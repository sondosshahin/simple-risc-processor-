==> flow/design.v <==
`timescale 1 ns / 1 ps
module RegFile (clk, Rd, Rs1, Rs2, regWR, Rbus1, Rbus2, Wbus1, Wbus2);	
	input wire clk;
	input wire regWR;
	input wire [3:0] Rd, Rs1, Rs2;	   
	output reg [31:0] Rbus1, Rbus2;
	input wire [31:0] Wbus1, Wbus2;	
	reg [31:0] registers_array [0:15]; 	  
	initial begin
		registers_array[0] <= 32'h00000000;
		registers_array[1] <= 32'h00000000;
		registers_array[2] <= 32'h00000000;
		registers_array[3] <= 32'h00000000;
		registers_array[4] <= 32'h00000000;
		registers_array[5] <= 32'h00000000;
		registers_array[6] <= 32'h00000000;		
		registers_array[7] <= 32'h00000000;		
		registers_array[8] <= 32'h00000000;
		registers_array[9] <= 32'h00000000;
		registers_array[10] <= 32'h00000000;
		registers_array[11] <= 32'h00000000;
		registers_array[12] <= 32'h00000000;
		registers_array[13] <= 32'h00000000;
		registers_array[14] <= 32'h00000000;
		registers_array[15] <= 32'h00000000;
	end
	always @(posedge clk) begin
		Rbus1 = registers_array[Rs1];
		Rbus2 = registers_array[Rs2];
	end
	always @(posedge clk) begin
		if ( Rd != 5'b0 ) begin  
			registers_array[Rd] = Wbus1;
		end	
		    registers_array[Rs1] = Wbus2;
	end
endmodule  
==> Tool chain data of RegFile <==
Tool output for the design above, in the order of the flow.
Line numbers count from 1 in the design file above.
Operators carry their Yosys type and port widths (W data, S select, Z words).
{ "inputs": {"design": "RegFile", "clock_port": "clk", "library": "sky130hd", "corner": "tt_025C_1v80"} }

==> Elaborated design <==
Source: Yosys, flattened and elaborated, memories not mapped. Widths are those after wreduce; folded enables and synchronous resets count as part of the registers. Registers that Yosys merges into a memory's read port (data or address) are not register bits. Print and check cells do not count. Equal cells are merged and count once.
Yosys's memory passes give these memory sizes; they may raise the number of words (mostly to a power of two), join words into wider ones and drop unused or constant bits.
{ "bits": {"register_bits": 0, "ram_bits": 512, "clocked_rd_ports_x_width": 64, "n_memories": 1, "in_bits": 78, "out_inout_bits": 64, "elab_cells": 5} }
{ "op_classes": {"mux": 3, "reduce_logical": 1} }
{ "mem_list": {"columns": ["memory", "size", "width", "rd", "write_ports", "line", "source"], "rows": [
  ["registers_array", 16, 32, 2, 2, 8, "reg [31:0] registers_array [0:15];"]
]} }
{ "ops": {"columns": ["op", "count"], "rows": [
  ["$mux W32", 1],
  ["$reduce_bool A4 Y1", 1],
  ["$mux W4", 1],
  ["$mux W1", 1]
]} }

==> Depth <==
Longest topological path by Yosys (ltp), each cell counted once; first at word level (registers and memories cut), then after technology mapping (sequential cells cut; the memories' decode and read muxes count).
{ "depth": {"depth_word": 2, "ABC_AREA": 0, "depth_mapped": 6, "ltp_nobuf": 3} }

==> Synthesis result <==
Yosys stat after the flow's synthesis: flattened, memories mapped to cells. It holds for the ABC_AREA given above (unset counts as 0); a run with the other value may have another netlist.
Totals and module areas in this step are rounded.
{ "types": {"columns": ["cell_type", "count", "area_total_um2"], "rows": [
  ["sky130_fd_sc_hd__edfxtp_1", 512, 1.54E+04],
  ["sky130_fd_sc_hd__mux2_2", 509, 5.73E+03],
  ["sky130_fd_sc_hd__mux4_2", 240, 5.41E+03],
  ["sky130_fd_sc_hd__dfxtp_1", 64, 1.28E+03],
  ["sky130_fd_sc_hd__a22oi_1", 128, 960.922],
  ["sky130_fd_sc_hd__mux4_1", 16, 420.403],
  ["sky130_fd_sc_hd__clkbuf_1", 108, 405.389],
  ["sky130_fd_sc_hd__buf_4", 38, 285.274],
  ["sky130_fd_sc_hd__buf_6", 22, 247.738],
  ["sky130_fd_sc_hd__nand2_1", 66, 247.738],
  ["sky130_fd_sc_hd__buf_2", 35, 175.168],
  ["sky130_fd_sc_hd__nand2b_1", 8, 50.048],
  ["sky130_fd_sc_hd__o21bai_1", 6, 45.043],
  ["sky130_fd_sc_hd__nor3_2", 4, 40.038],
  ["sky130_fd_sc_hd__mux2_1", 3, 33.782],
  ["sky130_fd_sc_hd__nand3_2", 3, 30.029],
  ["sky130_fd_sc_hd__nor2b_1", 4, 25.024],
  ["sky130_fd_sc_hd__o21ai_0", 5, 25.024]
]} }
Not listed: further types 9, cells in them 20.
{ "mapped": {"mapped_cells": 1791, "synth_area_um2": 30940, "seqArea_um2": 16660, "ffs": 576, "buf_cells": 204} }

==> Path before layout <==
Path of least setup slack by OpenSTA after synthesis, without wires, with an ideal clock, recovery checks aside; 20% of the period is set as input and as output delay. Where synthesis merged equal registers, the netlist keeps one of their names.
{ "synth_path": {"path_kind": "input -> register", "start": "input port Rd[0]", "end": "memory registers_array[14][0]", "clock_period_ns": 5.35, "input_delay_ns": 1.070, "setup_ns": 0.466, "arrival_time_ns": 3.554, "setup_slack_ns": 1.331, "delay_ns": 2.950, "driving_pins": 2, "period_less_setup_slack_ns": 4.019} }
"delay_ns" = arrival - input delay + setup time.
"driving_pins": output pins that drive a net of the path, with the launching flip-flop's if there is one; two outputs of one cell count as two.
"period_less_setup_slack_ns" is the clock period less the worst setup slack; recovery checks do not enter. This is arithmetic on one report: input and output delays are still those of the set period (20% each).
Between the ends stands the longest chain of elaborated cells between them, by number of cells; it is not shown to be the way that was timed. Of several equally long chains one is given.
A line is the first line of the expression or statement that the cell stems from. Yosys adds cells for indexed reads and writes and turns some case tables into memories.
Only ways into the end's enable, where the timed path ends, are counted here.
{ "synth_via": {"path_cell_list": "sky130_fd_sc_hd__nand2b_1 > sky130_fd_sc_hd__o21ai_0", "elab_chain_len": 2, "cells_between": 3, "classes_between": "mux (2); reduce/logical (1)"} }
{ "synth_rtl": {"columns": ["item", "line", "source"], "rows": [
  ["from (decl)", 5, "input wire [3:0] Rd, Rs1, Rs2;"],
  ["$reduce_bool A4 Y1", 32, "if ( Rd != 5'b0 ) begin"],
  ["$mux W4", 32, null],
  ["to (decl)", 8, "reg [31:0] registers_array [0:15];"]
]} }

==> Path in the finished layout <==
Path of least setup slack in the final report of entry A (OpenROAD, finished layout, wires in). Where an end is a register, its clock arrival counts in the times.
{ "layout_path": {"path_kind": "register -> output", "start": "register Rbus1[0]", "end": "output port Rbus1[0]", "clock_period_ns": 2.77, "out_delay_ns": 0.55, "arrival_time_ns": 1.68, "setup_slack_ns": 0.54, "driving_pins": 2} }
{ "layout_via": {"path_cell_list": "sky130_fd_sc_hd__dfxtp_1 > sky130_fd_sc_hd__clkdlybuf4s50_1", "elab_chain_len": 0, "cells_between": 0} }
{ "layout_rtl": {"columns": ["item", "line", "source"], "rows": [
  ["from (decl)", 6, "output reg [31:0] Rbus1, Rbus2;"],
  ["to (decl)", 6, null]
]} }

Data sheet: physical implementation of RegFile

RegFile through Yosys and OpenROAD on sky130hd: 2 stored runs, unordered, with their settings and measured results. The constraints put input and output delay at 20% of the set period each and load the outputs with 0.01 pF.
"clock period reached" means the clock period less the worst setup slack. The figure is calculated, with input and output delays left at 20% of the set period.
By "time used up by the worst setup path" is meant the share of the clock period that the worst setup path is allowed (20% is reserved at inputs, 20% at outputs), minus its slack. Clock arrival times at its registers enter into it.
"power consumption" is the tool's figure for a default switching activity; nothing was simulated.
Measured values are rounded.

==> entry A: settings <==
{ "period_ns": 2.77, "CAP_MARGIN": 20, "CORE_MARGIN": 2, "CORE_UTILIZATION": 40, "SLEW_MARGIN": 20 }
==> entry A: results <==
clock period reached: 2.231 ns
power consumption: 22.56 mW
smallest hold slack: 0.565 ns
final setup TNS: 0.000 ns
die size: 79590 um^2
standard-cell area after layout: 36980 um^2
post-synthesis cell area: 30940 um^2
time used up by the worst setup path: 1.68 ns
worst setup path kind: register -> output
utilization of the finished layout: 48.5%
lowest setup slack: 0.539 ns

==> entry B: settings <==
{ "period_ns": 2.18, "CORE_UTILIZATION": 17, "SETUP_SLACK_MARGIN": 0.02, "PLACE_DENSITY_LB_ADDON": 0.18, "CORE_MARGIN": 3, "CELL_PAD_IN_SITES_GLOBAL_PLACEMENT": 3, "CELL_PAD_IN_SITES_DETAIL_PLACEMENT": 0, "TNS_END_PERCENT": 85, "ABC_AREA": 0, "GPL_ROUTABILITY_DRIVEN": 0, "CTS_CLUSTER_SIZE": 100, "CTS_CLUSTER_DIAMETER": 251, "CAP_MARGIN": 20, "SLEW_MARGIN": 20 }
==> entry B: results <==
clock period reached: 2.069 ns
power consumption: 22.91 mW
smallest hold slack: 0.269 ns
final setup TNS: 0.000 ns
die size: 187200 um^2
standard-cell area after layout: 38370 um^2
post-synthesis cell area: 30940 um^2
time used up by the worst setup path: 1.63 ns
worst setup path kind: register -> output
utilization of the finished layout: 21.4%
lowest setup slack: 0.111 ns

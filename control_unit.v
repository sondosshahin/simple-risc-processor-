==> flow/design.v <==
parameter
AND = 6'b000000,
ADD = 6'b000001,
SUB = 6'b000010,  
ANDI = 6'b000011,
ADDI = 6'b000100,
LW = 6'b000101,
LW_POI = 6'b000110,
SW = 6'b000111,
BGT = 6'b001000,
BLT = 6'b001001,
BEQ = 6'b001010,
BNE = 6'b001011,   
JMP = 6'b001100,
CALL = 6'b001101,
RET = 6'b001110,
PUSH = 6'b001111,
POP = 6'b010000,
ALU_Add = 2'b00,
ALU_Sub = 2'b01,
ALU_And = 2'b10,	 
ALU_srcReg = 1'b0,
ALU_srcImm = 1'b1,
pc_next = 2'b00,
pc_BTA = 2'b01,
pc_JA = 2'b10,
pc_topofstack = 2'b11,	   
alu_res = 1'b0,	 
M_dataout = 1'b1,	  
sp = 1'b0,
sp_plusone = 1'b1,		
alu_out = 1'b0,	
sp_val = 1'b1,
rd_reg = 1'b0, 
pc_plus1 = 1'b1,
unsighned_ext = 1'b0,
sighned_ext = 1'b1,	  
disable_wr = 1'b0,
enable_wr = 1'b1,
rs = 1'b0,
rs_plus1 = 1'b1;
module control_unit (clock, regWr, AluOp, AluSrc, Ext, Wresult, Bw2,
	MemRd, MemWr, pc_control, DMadd, DMdata, SP, opcode);
	input wire clock;
	input wire [5:0] opcode;
	output reg Wresult, DMadd, DMdata, SP, AluSrc, Bw2;
	output reg [1:0] pc_control;
	output reg MemRd, MemWr, Ext, regWr;
	output reg [1:0]AluOp;	   
	always@(posedge clock) begin 
		if (opcode == RET) begin	
			pc_control = pc_topofstack;
		end	else if (opcode == JMP || opcode == CALL) begin
			pc_control = pc_JA;
		end else if (opcode == BEQ || opcode == BNE || opcode == BGT || opcode == BLT) begin 	 
			pc_control = pc_BTA;
		end else begin
			pc_control = pc_next; 
		end
	end	 
	always@(posedge clock) begin  
		if (opcode == AND || opcode == ADD || opcode == SUB ) begin
			AluSrc = ALU_srcReg;
		end else if (opcode == ANDI || opcode == ADDI || opcode == LW || opcode == LW_POI || opcode == SW || opcode == BGT
				|| opcode == BLT || opcode == BEQ || opcode == BNE) begin
			AluSrc = ALU_srcImm;
		end
	end
	always@(posedge clock) begin   
		if (opcode == AND || opcode == ANDI)begin
			AluOp = ALU_And;
		end else if (opcode == SUB)begin 
			AluOp = ALU_Sub;
		end else begin 
			AluOp = ALU_Add;
		end
	end	
	always@(posedge clock) begin 
		if (opcode == ADDI || opcode == ANDI) begin
			Ext = unsighned_ext;
		end else begin
			Ext = sighned_ext;
		end
	end	
	always@(posedge clock) begin 
		if (opcode == AND || opcode == ADD || opcode == SUB || opcode == ANDI || opcode == ADDI || opcode == LW || opcode == LW_POI) begin
			regWr = 1'b1;
		end	 else begin	
			regWr = 1'b0;
		end
	end
	always@(posedge clock) begin   
		if (opcode == LW_POI) begin
			Bw2 = rs_plus1;
		end else begin	
			Bw2 = rs;
		end
	end
	always@(posedge clock) begin  
		if (opcode == LW || opcode == LW_POI || opcode == RET || opcode == POP) begin	
			MemRd = 1'b1;
			MemWr = 1'b0;
		end else if (opcode == SW || opcode == CALL || opcode == PUSH) begin
			MemRd = 1'b0;
			MemWr = 1'b1;
		end
	end	
	always@(posedge clock) begin   		 
		if (opcode == LW || opcode == LW_POI || opcode == SW) begin
			DMadd = 1'b0;
		end else if ( opcode == CALL ||  opcode == RET || opcode == POP || opcode == PUSH) begin
			DMadd = 1'b1;
		end
	end
	always@(posedge clock) begin 
		if (opcode == PUSH) begin 
			SP = 1'b0;
		end else if (opcode == POP) begin 
			SP = 1'b1;
		end		
	end
endmodule  
module test ();	
	wire clock; 
	 reg [5:0] opcode;
	 reg Wresult, DMadd, DMdata, SP, AluSrc, Bw2;
	 reg [1:0] pc_control;
	 reg MemRd, MemWr, Ext, regWr;
	 reg [1:0]AluOp;
	 control_unit cu (clock, regWr, AluOp, AluSrc, Ext, Wresult, Bw2,
	MemRd, MemWr, pc_control, DMadd, DMdata, SP, opcode);
	ClockGenerator clock_generator(clock);
	initial begin
		#5
		opcode [5:0] <= 6'b000000;	 
		#10	
		opcode [5:0] <= 6'b000001;	 
	end
endmodule	
# Reports on control_unit
# The steps from the RTL of control_unit to its reports follow in flow order.
# Line numbers count from 1 in the design file above.
# Operators: Yosys type, input widths -> output width; for muxes data width and select width s.
# Cell names lack the library's common part.
design:
  design: "control_unit"
  clock_port: "clock"
  cell_library: "sky130hd"
  lib_corner: "tt_025C_1v80"

# Word level
# Counts by Yosys on the flattened word-level netlist (proc, flatten, opt, wreduce; memories kept). Register bits leave out memories and registers merged into their read ports (data or address); mux counts leave out enables and synchronous resets folded into registers. Print and check cells are left out. Cells with the same type and inputs are merged into one.
word_totals:
  register_bits: 12
  out_inout_bits: 14
  wordCells: 63
classes:
  eq_ne: 16
  muxes: 6
  reduce_logical: 30
ops:
  columns: ["op", "n"]
  rows:
  - ["$eq 6x4->1 const B", 8]
  - ["$logic_or 1x1->1", 28]
  - ["$eq 6x3->1 const B", 4]
  - ["$eq 6x2->1 const B", 2]
  - ["$eq 6x1->1 const B", 1]
  - ["$eq 6x5->1 const B", 1]
  - ["$logic_not 6->1", 1]
  - ["$mux 1", 6]
  - ["$reduce_or 2->1", 1]

# Longest topological paths
# Depth = most cells in a row (Yosys ltp): at word level without a register or memory, in the mapped netlist without a sequential cell, where the memories' decode and read muxes count.
depth:
  depth_word: 9
  abc_area: 0
  mapped_depth: 4
  ltp_nobuf: 3

# Netlist
# The flow's flattened synthesis, as Yosys stat reports it; memories are mapped. The netlist is that of the ABC_AREA named above (0 if unset); the other value can give another one.
# Totals and module areas in this step are rounded.
mapped:
  mapped_cells: 56
  yosys_area_mm2: 0.00052
  seqArea_mm2: 0.00024
  ff_cells: 12
types:
  columns: ["cell_type", "n", "area_total_um2"]
  rows:
  - ["dfxtp_1", 12, 240.23]
  - ["a21oi_1", 6, 30.029]
  - ["a2111oi_4", 1, 27.526]
  - ["nand2_1", 5, 18.768]
  - ["nor4b_1", 2, 17.517]
  - ["buf_4", 2, 15.014]
  - ["nor2_1", 4, 15.014]
  - ["a31oi_1", 2, 12.512]
  - ["nand2b_1", 2, 12.512]
  - ["nor3b_2", 1, 12.512]
  - ["mux2i_1", 1, 10.01]
  - ["nand3_1", 2, 10.01]
  - ["a211o_1", 1, 8.758]
  - ["o2bb2ai_1", 1, 8.758]
  - ["or3b_1", 1, 8.758]
  - ["clkbuf_1", 2, 7.507]
  - ["nand3b_1", 1, 7.507]
  - ["nor3b_1", 1, 7.507]
# Other cell types: 9; their cells: 9.

# Worst setup path after synthesis
# Source: OpenSTA report_checks on the synthesized netlist (no wires, ideal clock, input and output delay 20% of the period each), path of least setup slack; recovery checks are left aside. Register names are those of the netlist, which keeps one name where synthesis merged equal registers.
synth_timing:
  kind: "in2reg"
  start: "input port opcode[2]"
  end: "register MemWr"
  period_ns: 1.48
  in_delay_ns: 0.296
  launch_ns: 0.296
  arrival_time_ns: 1.254
  required_time_ns: 1.349
  slack_ns: 0.094
  path_delay_ns: 1.089
  stages: 4
  synth_period_reached_ns: 1.386
# "path_delay_ns" is the arrival time less input delay plus setup time.
# "stages": output pins that drive a net of the path, with the launching flip-flop's if there is one; two outputs of one cell count as two.
# "synth_period_reached_ns" = period - worst setup slack (recovery checks aside). The figure is calculated, with input and output delays left at 20% of the set period.
# Between the ends stands the longest chain of elaborated cells between them, by number of cells; it is not shown to be the way that was timed. Of several equally long chains one is given.
# Each line given opens the expression or statement behind the cell; cells for indexed reads and writes are added by Yosys, which also makes memories of some case tables.
synth_via:
  path_cell_list: "buf_2 or3b_1 a2111oi_4 nor3_1"
  elab_chain_cells: 4
  cells_between: 12
  cone_classes: "eq/ne (7); reduce/logical (5)"
synth_lines:
  columns: ["item", "line_no", "source"]
  rows:
  - ["from (decl)", 45, "input wire [5:0] opcode;"]
  - ["$eq 6x3->1", 100, "if (opcode == LW || opcode == LW_POI || opcode == RET || opcode == POP) begin"]
  - ["$logic_or 1x1->1 (3 in a row)", 100, null]
  - ["to (assign)", 102, "MemWr = 1'b0;"]
  - ["to (assign)", 105, "MemWr = 1'b1;"]
  - ["to (decl)", 48, "output reg MemRd, MemWr, Ext, regWr;"]

# control_unit: 2 stored runs of the Yosys and OpenROAD flow on sky130hd. The settings differ; the order carries no meaning. The constraints put input and output delay at 20% of the set period each and load the outputs with 0.01 pF.
runs:
  - name: "stored run 1"
    settings:
      period_ns: 1.51
      CORE_UTILIZATION: 64
      CAP_MARGIN: 20
      CORE_MARGIN: 2
      SLEW_MARGIN: 20
    outcome: "unfinished; error PDN-0185 in floorplanning"
  - name: "stored run 2"
    settings:
      period_ns: 1.12
      CORE_UTILIZATION: 49
      CORE_ASPECT_RATIO: 1.06
      CORE_MARGIN: 6
      CELL_PAD_IN_SITES_GLOBAL_PLACEMENT: 2
      TNS_END_PERCENT: 15
      ABC_AREA: 1
      CTS_CLUSTER_SIZE: 96
      SLEW_MARGIN: 0
      CAP_MARGIN: 20
    outcome: "unfinished; error GPL-0301 in placement"
